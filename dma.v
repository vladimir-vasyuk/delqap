==> flow/design.v <==
module dma (
	input					clk_i,		 
	input					rst_i,		 
	input  [2:0]		wb_adr_i,	 
	input  [15:0]		wb_dat_i,	 
	output [15:0]		wb_dat_o,	 
	input					wb_cyc_i,	 
	input					wb_we_i,		 
	input  [1:0]		wb_sel_i,	 
	input					wb_stb_i,	 
	output				wb_ack_o,	 
	output				dma_req_o,	 
	input					dma_gnt_i,	 
	output [21:0]		dma_adr_o,	 
	input  [15:0]		dma_dat_i,	 
	output [15:0]		dma_dat_o,	 
	output				dma_stb_o,	 
	output				dma_we_o,	 
	input					dma_ack_i,	 
	input  [15:0]		lbdata_i,	 
	output [15:0]		lbdata_o,	 
	output [15:1]		dma_lad_o,	 
	output				dma_txmode_o,	 
	output				dma_rxmode_o,	 
	output				dma_mode_o		 
);
reg  [3:0]	dma_op;			 
reg  [15:0]	dma_wcount;		 
reg  [15:1]	dma_lad;			 
reg  [21:1]	dma_haddr;		 
reg  [7:0]	ibus_wait;		 
reg  [7:0]	bus_wait;		 
reg  [15:0] data_index;		 
reg			nxm;				 
reg			iocomplete;		 
reg  [15:0]	dma_dat, wb_dat, lbdata;
reg			dma_req, dma_stb, dma_we;
assign dma_lad_o = dma_lad;
assign dma_adr_o = {dma_haddr, 1'b0};
assign dma_dat_o = dma_dat;
assign dma_req_o = dma_req;
assign dma_stb_o = dma_stb;
assign dma_we_o = dma_we;
assign lbdata_o = lbdata;
assign wb_dat_o = wb_dat;
assign dma_txmode_o = dma_op[3];
assign dma_rxmode_o = dma_op[2];
assign dma_mode_o = dma_op[1] | dma_op[0];
wire			wstart, rstart;
assign wstart = dma_op[1];
assign rstart = dma_op[0];
localparam[3:0] dma_idle = 0; 
localparam[3:0] dma_read_prep = 1;
localparam[3:0] dma_read = 2;
localparam[3:0] dma_read_next = 3;
localparam[3:0] dma_read_done = 4;
localparam[3:0] dma_write_prep = 5; 
localparam[3:0] dma_write = 6;
localparam[3:0] dma_write_next = 7;
localparam[3:0] dma_write_done = 8;
reg  [3:0]	dma_state;
wire			bus_strobe, bus_read_req, bus_write_req;
assign bus_strobe = wb_cyc_i & wb_stb_i & ~wb_ack_o;	 
assign bus_read_req = bus_strobe & ~wb_we_i;				 
assign bus_write_req = bus_strobe & wb_we_i;				 
reg  [1:0]	ack;
always @(posedge clk_i) begin
	ack[0] <= wb_cyc_i & wb_stb_i;
	ack[1] <= wb_cyc_i & ack[0];
end
assign wb_ack_o = wb_cyc_i & wb_stb_i & ack[1];
always @(posedge clk_i, posedge rst_i)  begin
   if (rst_i) begin
      dma_state <= dma_idle; 
      dma_req <= 1'b0; 
      dma_we <= 1'b0; 
      dma_stb <= 1'b0; 
      nxm <= 1'b0; 
      iocomplete <= 1'b0;
      dma_haddr <= 21'b0;
      dma_lad <= 15'b0;
		dma_wcount <= 16'hFFFF;
		dma_op <= 4'b0;
		ibus_wait<= 8'b11111111;
   end
   else  begin
		if (bus_read_req == 1'b1) begin
			case (wb_adr_i[2:0])
				3'b000:	 
					wb_dat <= {8'b0, iocomplete, nxm, 2'b0, dma_op[3:0]};
				3'b001:	 
					wb_dat <= dma_wcount;
				3'b010:	 
					wb_dat <= {dma_lad[15:1], 1'b0};
				3'b011:	 
					wb_dat <= {dma_haddr[15:1], 1'b0};
				3'b100:	 
					wb_dat <= {10'b0, dma_haddr[21:16]};
				3'b101:	 
					wb_dat <= {8'b0, ibus_wait[7:0]};
			endcase
		end
		else if (bus_write_req == 1'b1) begin
			if (wb_sel_i[0] == 1'b1) begin    
				case (wb_adr_i[2:0])
					3'b000:	 
						dma_op <= wb_dat_i[3:0];
					3'b001:	 
						dma_wcount[7:0] <= wb_dat_i[7:0];
					3'b010:	 
						dma_lad[7:1] <= wb_dat_i[7:1];
					3'b011:	 
						dma_haddr[7:1] <= wb_dat_i[7:1];
					3'b100:	 
						dma_haddr[21:16] <= wb_dat_i[5:0];
					3'b101:	 
						ibus_wait <= wb_dat_i[7:0];
				endcase
			end
			if (wb_sel_i[1] == 1'b1) begin     
				case (wb_adr_i[2:0])
					3'b001:	 
						dma_wcount[15:8] <= wb_dat_i[15:8];
					3'b010:	 
						dma_lad[15:8] <= wb_dat_i[15:8];
					3'b011:	 
						dma_haddr[15:8] <= wb_dat_i[15:8];
				endcase
			end
		end
      case (dma_state)
         dma_idle: begin
            nxm <= 1'b0;											 
            dma_we <= 1'b0;
            data_index <= dma_wcount;							 
            if (wstart == 1'b1) begin
               dma_req <= 1'b1;									 
               if (dma_gnt_i == 1'b1)							 
                  dma_state <= dma_write_prep;				 
            end
            else if (rstart == 1'b1) begin
               dma_req <= 1'b1;									 
               if (dma_gnt_i == 1'b1)							 
                  dma_state <= dma_read_prep;				 
            end
            else iocomplete <= 1'b0;
         end
         dma_read_prep: begin
            dma_we <= 1'b0;
            dma_stb <= 1'b0;
            bus_wait <= ibus_wait;								 
            dma_state <= dma_read;								 
         end
         dma_read: begin
            dma_dat <= lbdata_i;									 
            dma_we <= 1'b1;										 
            dma_stb <= 1'b1;										 
            bus_wait <= bus_wait - 1'b1;						 
            if (|bus_wait == 0) begin
               nxm <= 1'b1;										 
               dma_we <= 1'b0;
               dma_stb <= 1'b0;									 
               dma_state <= dma_read_done;					 
            end
            else if (dma_ack_i == 1'b1) begin
               dma_stb <= 1'b0;									 
               data_index <= data_index + 1'b1;				 
               dma_we <= 1'b0;
               dma_state <= dma_read_next;
            end
         end
         dma_read_next: begin
				dma_haddr <=  dma_haddr +  1'b1;					 
				dma_lad <= dma_lad + 1'b1;							 
            if (|data_index != 0)								 
               dma_state <= dma_read_prep;					 
            else
               dma_state <= dma_read_done;					 
         end
         dma_read_done: begin
            dma_req <= 1'b0;										 
            if (rstart == 1'b0) begin
               dma_state <= dma_idle;							 
               iocomplete <= 1'b0;								 
            end
            else
               iocomplete <= 1'b1;								 
         end
         dma_write_prep: begin
            dma_we <= 1'b0;
            dma_stb <= 1'b1;										 
            bus_wait <= ibus_wait;								 
            dma_state <= dma_write;
         end
         dma_write: begin
            bus_wait <= bus_wait - 1'b1;						 
				lbdata <= dma_dat_i;
            if (|bus_wait == 0) begin
               nxm <= 1'b1;										 
               dma_we <= 1'b0;
               dma_stb <= 1'b0;									 
               dma_state <= dma_write_done;					 
            end
            else if (dma_ack_i == 1'b1) begin
               dma_we <= 1'b0;
               dma_stb <= 1'b0;									 
               data_index <= data_index + 1'b1;				 
               dma_state <= dma_write_next;
            end
         end
         dma_write_next: begin
				dma_haddr <=  dma_haddr +  1'b1;					 
				dma_lad <= dma_lad + 1'b1;							 
            if (|data_index != 0)								 
               dma_state <= dma_write_prep;					 
            else
               dma_state <= dma_write_done;					 
         end
         dma_write_done: begin
            dma_req <= 1'b0;										 
            if (wstart == 1'b0)  begin
               iocomplete <= 1'b0;								 
               dma_state <= dma_idle;							 
            end
            else iocomplete <= 1'b1;							 
         end
      endcase
   end
end
endmodule
---- Step by step through the tools: dma ----
What the tools print for dma, step after step.
Line numbers count from 1 in the design file above.
Operators carry their Yosys type and port widths (W data, S select, Z words).
Library cell names are shortened.
A cell with -- has no value.
design
  top ..................................... dma
  clock ................................... clk_i
  cell library ............................ sky130hd
  corner .................................. tt_025C_1v80

---- Elaborated design ----
Counts by Yosys on the flattened word-level netlist (proc, flatten, opt, wreduce; memories kept). Register bits leave out memories and registers merged into their read ports (data or address). Print and check cells are left out. Cells with the same type and inputs are merged into one.
storage and ports
  flip-flop bits (word level) ............. 147
  output and inout port bits .............. 92
  cells after elaboration ................. 166
cells by class
  $add $sub $neg .......................... 4
  eq/ne operators ......................... 26
  multiplexer cells ....................... 59
  bitwise gates (word level) .............. 11
  reductions and logical operators ........ 45
operators by type and width
  cell                     count
  $pmux W16 S6             1
  $mux W8                  10
  $mux W7                  10
  $mux W4                  11
  $reduce_and A4 Y1        10
  $pmux W4 S9              1
  $logic_not A32 Y1        1
  $reduce_bool A32 Y1      1
  $pmux W16 S2             1
  $mux W16                 2
  $mux W6                  5
  $add A21 B1 Y21 const B  1
  $add A16 B1 Y16 const B  1
  $reduce_or A16 Y1        1
  $reduce_bool A2 Y1       8
  $eq A4 B3 Y1 const B     4
  $pmux W8 S2              1
  $add A15 B1 Y15 const B  1
  $ne A3 B3 Y1 const B     5
  $reduce_and A2 Y1        7
  $ne A2 B2 Y1 const B     6
  $mux W1                  11
  $reduce_bool A3 Y1       3
  $reduce_bool A9 Y1       1
  $reduce_or A2 Y1         4
  $eq A4 B2 Y1 const B     2
  $sub A8 B1 Y8 const B    1
  $reduce_and A8 Y1        1
Not listed: further kinds 20, cells in them 34.

---- Logic depth ----
Yosys ltp: most cells in a row. Word level: on the elaborated netlist, between registers, memories and ports. Mapped: between sequential cells and ports; inverters and the memories' decode and read muxes count.
depth
  word-level depth ........................ 8
  ABC_AREA ................................ 0
  gate-level depth with buffers ........... 8
  mapped depth without buffers ............ 6

---- After synthesis ----
Source: synth_stat.txt of the flow (Yosys; design flattened, memories mapped). It holds for the ABC_AREA given above (unset counts as 0); a run with the other value may have another netlist.
cell types
  cell      count
  edfxtp_1  72
  dfrtp_1   53
  dfstp_2   25
  mux2_4    16
  nor2_1    61
  nand2_1   60
  mux2_2    17
  o21ai_0   33
  a22oi_1   16
  a21oi_1   23
  a211oi_1  15
  nor3_1    21
  inv_1     24
  nand3_1   18
  nand4_1   14
  nor4_1    14
  xnor2_1   10
  a222oi_1  8
Other cell types: 57; their cells: 180.
mapped netlist
  standard cells after synthesis .......... 680
  cell area after synthesis ............... 7617.3 sq um
  sequential area ......................... 4185.3 sq um
  flip-flop cells ......................... 152

---- Worst setup path after synthesis ----
OpenSTA on the mapped netlist: ideal clock, no wires. The path of least setup slack (recovery checks aside). Input and output delay are each 20% of the period. Register names are those of the netlist, which keeps one name where synthesis merged equal registers.
path post-synthesis
  kind .................................... input to register
  start point ............................. input port wb_adr_i[1]
  end point ............................... register wb_dat[0]
  clock period ............................ 3.69 ns
  external input delay .................... 0.738 ns
  time at the first pin ................... 0.738 ns
  arrival ................................. 2.988 ns
  required time ........................... 3.258 ns
  slack ................................... 0.271 ns
  delay of the path ....................... 2.682 ns
  stages on the path ...................... 6
  path buffers ............................ 3
  synthesis period reached ................ 3.419 ns
"delay of the path" = arrival - input delay + setup time.
"stages on the path": output pins that drive a net of the path, with the launching flip-flop's if there is one; two outputs of one cell count as two.
"synthesis period reached" is the clock period less the worst setup slack; recovery checks do not enter. This is arithmetic on one report: input and output delays are still those of the set period (20% each).
The rows between start and end are the longest chain of elaborated cells between them; the timing report does not say that the signal goes this way. Where chains are equally long, one stands for them.
Each line given opens the expression or statement behind the cell; cells for indexed reads and writes are added by Yosys, which also makes memories of some case tables.
A register here has more assigning lines than the two given.
The path ends at the enable pin of a flip-flop; only ways to that pin are counted.
between the ends, post-synthesis
  cells stage by stage .................... buf_2 -> buf_2 -> clkbuf_1 -> nand2_1 -> nand2_1 -> nor4_1
  length of the longest elaborated chain .. 3
  elaborated cells on any way between the ends .. 8
  classes of those cells .................. eq/ne: 5; reduce/logical: 3
ends and longest elaborated chain, post-synthesis
  element             RTL line  text
  from (decl)         4         input [2:0] wb_adr_i,
  $eq A3 B2 Y1        88        case (wb_adr_i[2:0])
  $reduce_bool A6 Y1  --
  $reduce_and A3 Y1   --
  to (assign)         90        wb_dat <= {8'b0, iocomplete, nxm, 2'b0, dma_op[3:0]};
  to (assign)         92        wb_dat <= dma_wcount;
  to (decl)           36        reg [15:0] dma_dat, wb_dat, lbdata;

---- Worst path after layout ----
From the final timing report of run 1: the path of least setup slack in the routed layout; clock arrival at registers is part of the times.
path after layout
  kind .................................... input to output
  start point ............................. input port wb_cyc_i
  end point ............................... output port wb_ack_o
  clock period ............................ 3.96 ns
  external input delay .................... 0.79 ns
  external output delay ................... 0.79 ns
  time at the first pin ................... 0.79 ns
  arrival ................................. 2.12 ns
  required time ........................... 3.17 ns
  slack ................................... 1.04 ns
  stages on the path ...................... 3
  path buffers ............................ 2
The rows between start and end are the longest chain of elaborated cells between them; the timing report does not say that the signal goes this way. Where chains are equally long, one stands for them.
between the ends, after layout
  cells stage by stage .................... clkdlybuf4s50_1 -> and3_1 -> clkdlybuf4s50_1
  length of the longest elaborated chain .. 2
  elaborated cells on any way between the ends .. 2
  classes of those cells .................. logic: 2
ends and longest elaborated chain, after layout
  element                     RTL line  text
  from (decl)                 7         input wb_cyc_i,
  $and A1 B1 Y1 (2 in a row)  71        assign wb_ack_o = wb_cyc_i & wb_stb_i & ack[1];
  to (decl)                   11        output wb_ack_o,

==> results <==
Flow measurements of dma on sky130hd: 2 stored runs with different settings, listed in no order. Input and output delays are each 20% of the period that was set; the output load is 0.01 pF.
By "achieved period" is meant the clock period of the run minus its worst setup slack. This is arithmetic on one report: input and output delays are still those of the set period (20% each).
"worst setup path time" means the part of the period allowed to the worst setup path (the constraints hold back 20% at inputs and 20% at outputs) less its slack; where the path has registers, the arrival times of their clocks count too.

======== run 1 ========
==> flow/run.sh <==
#!/bin/bash
# the make line also repeats the synthesis and layout settings of config.mk as NAME=value (left out here)
make -C /OpenROAD-flow-scripts/flow DESIGN_CONFIG=/design/flow/config.mk WORK_HOME=/design/flow/orfs CLKGATE_MAP_FILE= finish
==> flow/config.mk <==
export PLATFORM = sky130hd
export DESIGN_NAME = dma
export DESIGN_NICKNAME = dma
export VERILOG_FILES = /design/flow/design.v
export SDC_FILE = /design/flow/constraint.sdc
export NUM_CORES = 4
export LEC_CHECK = 0
export CAP_MARGIN = 20
export CORE_MARGIN = 2
export CORE_UTILIZATION = 40
export SETUP_SLACK_MARGIN = 0.33
export SLEW_MARGIN = 20
==> flow/constraint.sdc <==
create_clock -name core_clock -period 3.96 [get_ports {clk_i}]
set_input_delay 0.7920 -clock core_clock [delete_from_list [all_inputs] [get_ports {clk_i}]]
set_output_delay 0.7920 -clock core_clock [all_outputs]
set_load 0.01 [all_outputs]

-------- measured, run 1 --------
  standard-cell area after routing ........ 9943.3 sq um
  setup TNS ............................... 0.000 ns
  achieved period ......................... 2.916 ns
  worst setup slack after layout .......... 1.044 ns
  chip area in the Yosys report ........... 7617.3 sq um
  worst setup path time ................... 1.33 ns
  class of the worst setup path ........... input to output
  worst-case hold slack ................... 0.446 ns
  overall die area ........................ 20162.6 sq um

======== run 2 ========
==> flow/run.sh <==
#!/bin/bash
# the make line also repeats the synthesis and layout settings of config.mk as NAME=value (left out here)
make -C /OpenROAD-flow-scripts/flow DESIGN_CONFIG=/design/flow/config.mk WORK_HOME=/design/flow/orfs CLKGATE_MAP_FILE= finish
==> flow/config.mk <==
export PLATFORM = sky130hd
export DESIGN_NAME = dma
export DESIGN_NICKNAME = dma
export VERILOG_FILES = /design/flow/design.v
export SDC_FILE = /design/flow/constraint.sdc
export NUM_CORES = 4
export LEC_CHECK = 0
export CAP_MARGIN = 5
export CORE_ASPECT_RATIO = 1.84
export CORE_MARGIN = 2
export CORE_UTILIZATION = 32
export CTS_CLUSTER_DIAMETER = 240
export GPL_TIMING_DRIVEN = 1
export PLACE_DENSITY_LB_ADDON = 0.27
export SETUP_SLACK_MARGIN = 0.07
export SLEW_MARGIN = 30
export TNS_END_PERCENT = 70
==> flow/constraint.sdc <==
create_clock -name core_clock -period 2.77 [get_ports {clk_i}]
set_input_delay 0.5540 -clock core_clock [delete_from_list [all_inputs] [get_ports {clk_i}]]
set_output_delay 0.5540 -clock core_clock [all_outputs]
set_load 0.01 [all_outputs]

-------- measured, run 2 --------
  standard-cell area after routing ........ 10133.5 sq um
  setup TNS ............................... 0.000 ns
  achieved period ......................... 2.397 ns
  worst setup slack after layout .......... 0.373 ns
  chip area in the Yosys report ........... 7617.3 sq um
  worst setup path time ................... 1.29 ns
  class of the worst setup path ........... input to output
  worst-case hold slack ................... 0.451 ns
  overall die area ........................ 25111.6 sq um
