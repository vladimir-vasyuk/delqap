==> flow/design.v <==
module cmpmac(
	input				wb_clk_i,	 
	input				rst_i,		 
	input  [2:0]	wb_adr_i,	 
	input  [15:0]	wb_dat_i,	 
	output [15:0]	wb_dat_o,	 
	input				wb_cyc_i,	 
	input				wb_we_i,		 
	input				wb_stb_i,	 
	input  [1:0]	wb_sel_i,
	output			wb_ack_o,	 
	input	 [1:0]	eth_pms_i,	 
	input				eth_clk_i,	 
	input				eth_macr_i,	 
	input  [47:0]	eth_macd_i,	 
	output			cmp_done_o,	 
	output			cmp_res_o	 
);
reg [15:0]  stdmacl[0:13];     
reg [15:0]  stdmacm[0:13];     
reg [15:0]  stdmach[0:13];     
reg [3:0]	adr;               
reg [15:0]	wb_dat;            
assign wb_dat_o = wb_dat;
wire			stpac, promisc;
reg			cmp_res, cmp_done;
assign stpac = eth_pms_i[0];
assign promisc = eth_pms_i[1] | eth_pms_i[0];
assign cmp_res_o = promisc? 1'b1 : cmp_res;
assign cmp_done_o = promisc? 1'b1 : cmp_done;
wire			bus_strobe, bus_write_req, bus_read_req;
assign bus_strobe = wb_cyc_i & wb_stb_i & ~wb_ack_o & stpac;	 
assign bus_read_req = bus_strobe & ~wb_we_i;							 
assign bus_write_req = bus_strobe & wb_we_i;							 
reg  [1:0]	ack;
always @(posedge wb_clk_i) begin
	ack[0] <= wb_cyc_i & wb_stb_i;
	ack[1] <= wb_cyc_i & ack[0];
end
assign wb_ack_o = wb_cyc_i & wb_stb_i & ack[1];
wire clock;				 
assign clock = stpac? wb_clk_i : eth_clk_i;
always @(posedge clock, posedge rst_i)  begin
	if(rst_i) begin
		cmp_res <= 1'b0; cmp_done <= 1'b0;
		adr <= 4'b0;
	end
	else if(bus_read_req) begin
		case(wb_adr_i[2:0])
			3'b000:  
				wb_dat <= {12'b0, adr};
			3'b001:  
				wb_dat <= stdmacl[adr];
			3'b010:  
				wb_dat <= stdmacm[adr];
			3'b011:  
				wb_dat <= stdmach[adr];
		endcase
	end
	else if(bus_write_req) begin
		if(wb_sel_i[1]) begin
			case(wb_adr_i[2:0])
				3'b000:  
					adr <= wb_dat_i[3:0];
				3'b001:  
					stdmacl[adr] <= wb_dat_i;
				3'b010:  
					stdmacm[adr] <= wb_dat_i;
				3'b011:  
					stdmach[adr] <= wb_dat_i;
			endcase
		end
	end
	else begin
		if(eth_macr_i) begin
			if((adr <= 4'd13) & (cmp_done == 1'b0)) begin
            if((eth_macd_i[15:0] == stdmacl[adr]) && (eth_macd_i[31:16] == stdmacm[adr]) &&
               (eth_macd_i[47:32] == stdmach[adr])) begin
					cmp_res <= 1'b1; cmp_done <= 1'b1;
				end
				adr <= adr + 1'b1;
			end
			else
				cmp_done <= 1'b1;
		end
		else begin
			if(cmp_done) begin
				adr <= 4'b0;
				cmp_res <= 1'b0;
				cmp_done <= 1'b0;
			end
		end
	end
end
endmodule
### Reports on cmpmac

The steps from the RTL of cmpmac to its reports follow in flow order.
Lines are those of the file above, counted from 1.
Operators carry their Yosys type and port widths (W data, S select, Z words).
A cell with n/a has no value.

* top: cmpmac
* clock: wb_clk_i
* library: sky130hd
* corner: tt_025C_1v80

### Word-level counts

Yosys after proc, flatten, opt, wreduce and memory -nomap, before mapping. Print and check cells are not counted. Equal cells are merged and count once.

* bits of input ports: 78
* bits in registers: 696
* output and inout port bits: 19

* equal/unequal tests: 25
* add/subtract/negate cells: 1
* reductions and logical operators: 53
* mux-type cells: 31
* magnitude comparators: 1
* bitwise operators: 15

Operators with widths (count)
* $pmux W16 S14: 3
* $reduce_and A6 Y1: 42
* $mux W16: 12
* $pmux W16 S4: 1
* $eq A16 B16 Y1: 3
* $eq A4 B4 Y1 const B: 6
* $mux W4: 6
* $eq A4 B3 Y1 const B: 4
* $reduce_and A5 Y1: 2
* $mux W1: 9
* $and A1 B1 Y1: 8
* $eq A4 B2 Y1 const B: 2
* $not A1 Y1: 6
* $ne A2 B1 Y1 const B: 3
* $eq A3 B2 Y1 const B: 2
* $reduce_and A3 Y1: 2
* $add A4 B1 Y4 const B: 1
* $eq A4 B1 Y1 const B: 1
* $le A4 B4 Y1 const B: 1
* $logic_not A4 Y1: 1
* $reduce_bool A4 Y1: 1
* $eq A3 B1 Y1 const B: 1
* $ne A3 B1 Y1 const B: 1
* $ne A3 B2 Y1 const B: 1
* $logic_not A3 Y1: 1
* $reduce_bool A3 Y1: 1
* $logic_and A1 B1 Y1: 2
* $ne A2 B2 Y1 const B: 1

Other operator kinds: 2; their cells: 2.

### Depth

Depth = most cells in a row (Yosys ltp): at word level without a register or memory, in the mapped netlist without a sequential cell, where the memories' decode and read muxes count.

* depth after elaboration: 14
* ABC_AREA: 1
* depth in mapped cells: 24

### After synthesis

Source: synth_stat.txt of the flow (Yosys; design flattened, memories mapped). It holds for the ABC_AREA given above (unset counts as 0); a run with the other value may have another netlist.

Cells by type
* sky130_fd_sc_hd__edfxtp_1: count 688, area in all 2.07E+04 sq um
* sky130_fd_sc_hd__nand2_1: count 838, area in all 3.15E+03 sq um
* sky130_fd_sc_hd__nand3_1: count 350, area in all 1751.68 sq um
* sky130_fd_sc_hd__inv_1: count 275, area in all 1032.24 sq um
* sky130_fd_sc_hd__nor2_1: count 252, area in all 945.907 sq um
* sky130_fd_sc_hd__nand4_1: count 90, area in all 563.04 sq um
* sky130_fd_sc_hd__buf_2: count 67, area in all 335.322 sq um
* sky130_fd_sc_hd__or2_2: count 34, area in all 212.704 sq um
* sky130_fd_sc_hd__dfrtp_1: count 6, area in all 150.144 sq um
* sky130_fd_sc_hd__o221ai_1: count 12, area in all 105.101 sq um
* sky130_fd_sc_hd__nor3_1: count 19, area in all 95.091 sq um
* sky130_fd_sc_hd__buf_6: count 8, area in all 90.086 sq um
* sky130_fd_sc_hd__or2_1: count 14, area in all 87.584 sq um
* sky130_fd_sc_hd__o21ai_0: count 16, area in all 80.077 sq um
* sky130_fd_sc_hd__clkbuf_1: count 21, area in all 78.826 sq um
* sky130_fd_sc_hd__ha_1: count 5, area in all 62.56 sq um
* sky130_fd_sc_hd__a21oi_1: count 11, area in all 55.053 sq um
* sky130_fd_sc_hd__buf_1: count 12, area in all 45.043 sq um

Not listed: further types 21, cells in them 42.

* cells in the netlist: 2760
* sequential area: 20850.0 sq um
* mapped area: 29856.1 sq um
* flip-flops: 696

## Implementation results

Module cmpmac, platform sky130hd: 2 stored runs of the flow (Yosys, OpenROAD) with differing settings, in no particular order. Input and output delays are each 20% of the period that was set; the output load is 0.01 pF.
"worst path time" = time allowed to the worst setup path (clock period - input delay - output delay, where it has them) - its slack; a late launch clock adds to it, a late capture clock takes from it.

### Stored run 1

==> flow/run.sh <==
#!/bin/bash
# the make line also repeats the synthesis and layout settings of config.mk as NAME=value (left out here)
make -C /OpenROAD-flow-scripts/flow DESIGN_CONFIG=/design/flow/config.mk WORK_HOME=/design/flow/orfs CLKGATE_MAP_FILE= finish
==> flow/config.mk <==
export PLATFORM = sky130hd
export DESIGN_NAME = cmpmac
export DESIGN_NICKNAME = cmpmac
export VERILOG_FILES = /design/flow/design.v
export SDC_FILE = /design/flow/constraint.sdc
export NUM_CORES = 4
export LEC_CHECK = 0
export ABC_AREA = 1
export CAP_MARGIN = 20
export CELL_PAD_IN_SITES_DETAIL_PLACEMENT = 1
export CORE_MARGIN = 2
export CORE_UTILIZATION = 59
export GPL_TIMING_DRIVEN = 1
export PLACE_DENSITY = 0.72
export SETUP_SLACK_MARGIN = 0.5
export SLEW_MARGIN = 35
export TNS_END_PERCENT = 20
==> flow/constraint.sdc <==
create_clock -name core_clock -period 2.47 [get_ports {wb_clk_i}]
set_input_delay 0.4940 -clock core_clock [delete_from_list [all_inputs] [get_ports {wb_clk_i}]]
set_output_delay 0.4940 -clock core_clock [all_outputs]
set_load 0.01 [all_outputs]

Outcome of stored run 1: incomplete, clock tree synthesis halted on DPL-0033

### Stored run 2

==> flow/run.sh <==
#!/bin/bash
# the make line also repeats the synthesis and layout settings of config.mk as NAME=value (left out here)
make -C /OpenROAD-flow-scripts/flow DESIGN_CONFIG=/design/flow/config.mk WORK_HOME=/design/flow/orfs CLKGATE_MAP_FILE= finish
==> flow/config.mk <==
export PLATFORM = sky130hd
export DESIGN_NAME = cmpmac
export DESIGN_NICKNAME = cmpmac
export VERILOG_FILES = /design/flow/design.v
export SDC_FILE = /design/flow/constraint.sdc
export NUM_CORES = 4
export LEC_CHECK = 0
export ABC_AREA = 1
export CAP_MARGIN = 30
export CORE_ASPECT_RATIO = 0.87
export CORE_MARGIN = 2
export CORE_UTILIZATION = 52
export CTS_CLUSTER_SIZE = 57
export GPL_ROUTABILITY_DRIVEN = 0
export MAX_ROUTING_LAYER = met4
export PLACE_DENSITY_LB_ADDON = 0.05
export SETUP_SLACK_MARGIN = -0.02
export SLEW_MARGIN = 20
==> flow/constraint.sdc <==
create_clock -name core_clock -period 2.69 [get_ports {wb_clk_i}]
set_input_delay 0.5380 -clock core_clock [delete_from_list [all_inputs] [get_ports {wb_clk_i}]]
set_output_delay 0.5380 -clock core_clock [all_outputs]
set_load 0.01 [all_outputs]

Results of stored run 2:
- Synthesis area: 29856.1 sq um
- Die area: 59353.6 sq um
- Standard-cell area of the final layout: 38410.6 sq um
- Utilization after layout: 68.0%
- Worst setup slack after layout: -0.151 ns
- Post-route setup TNS: -0.290 ns
- Worst path time: 2.84 ns
- Critical path kind: register to register
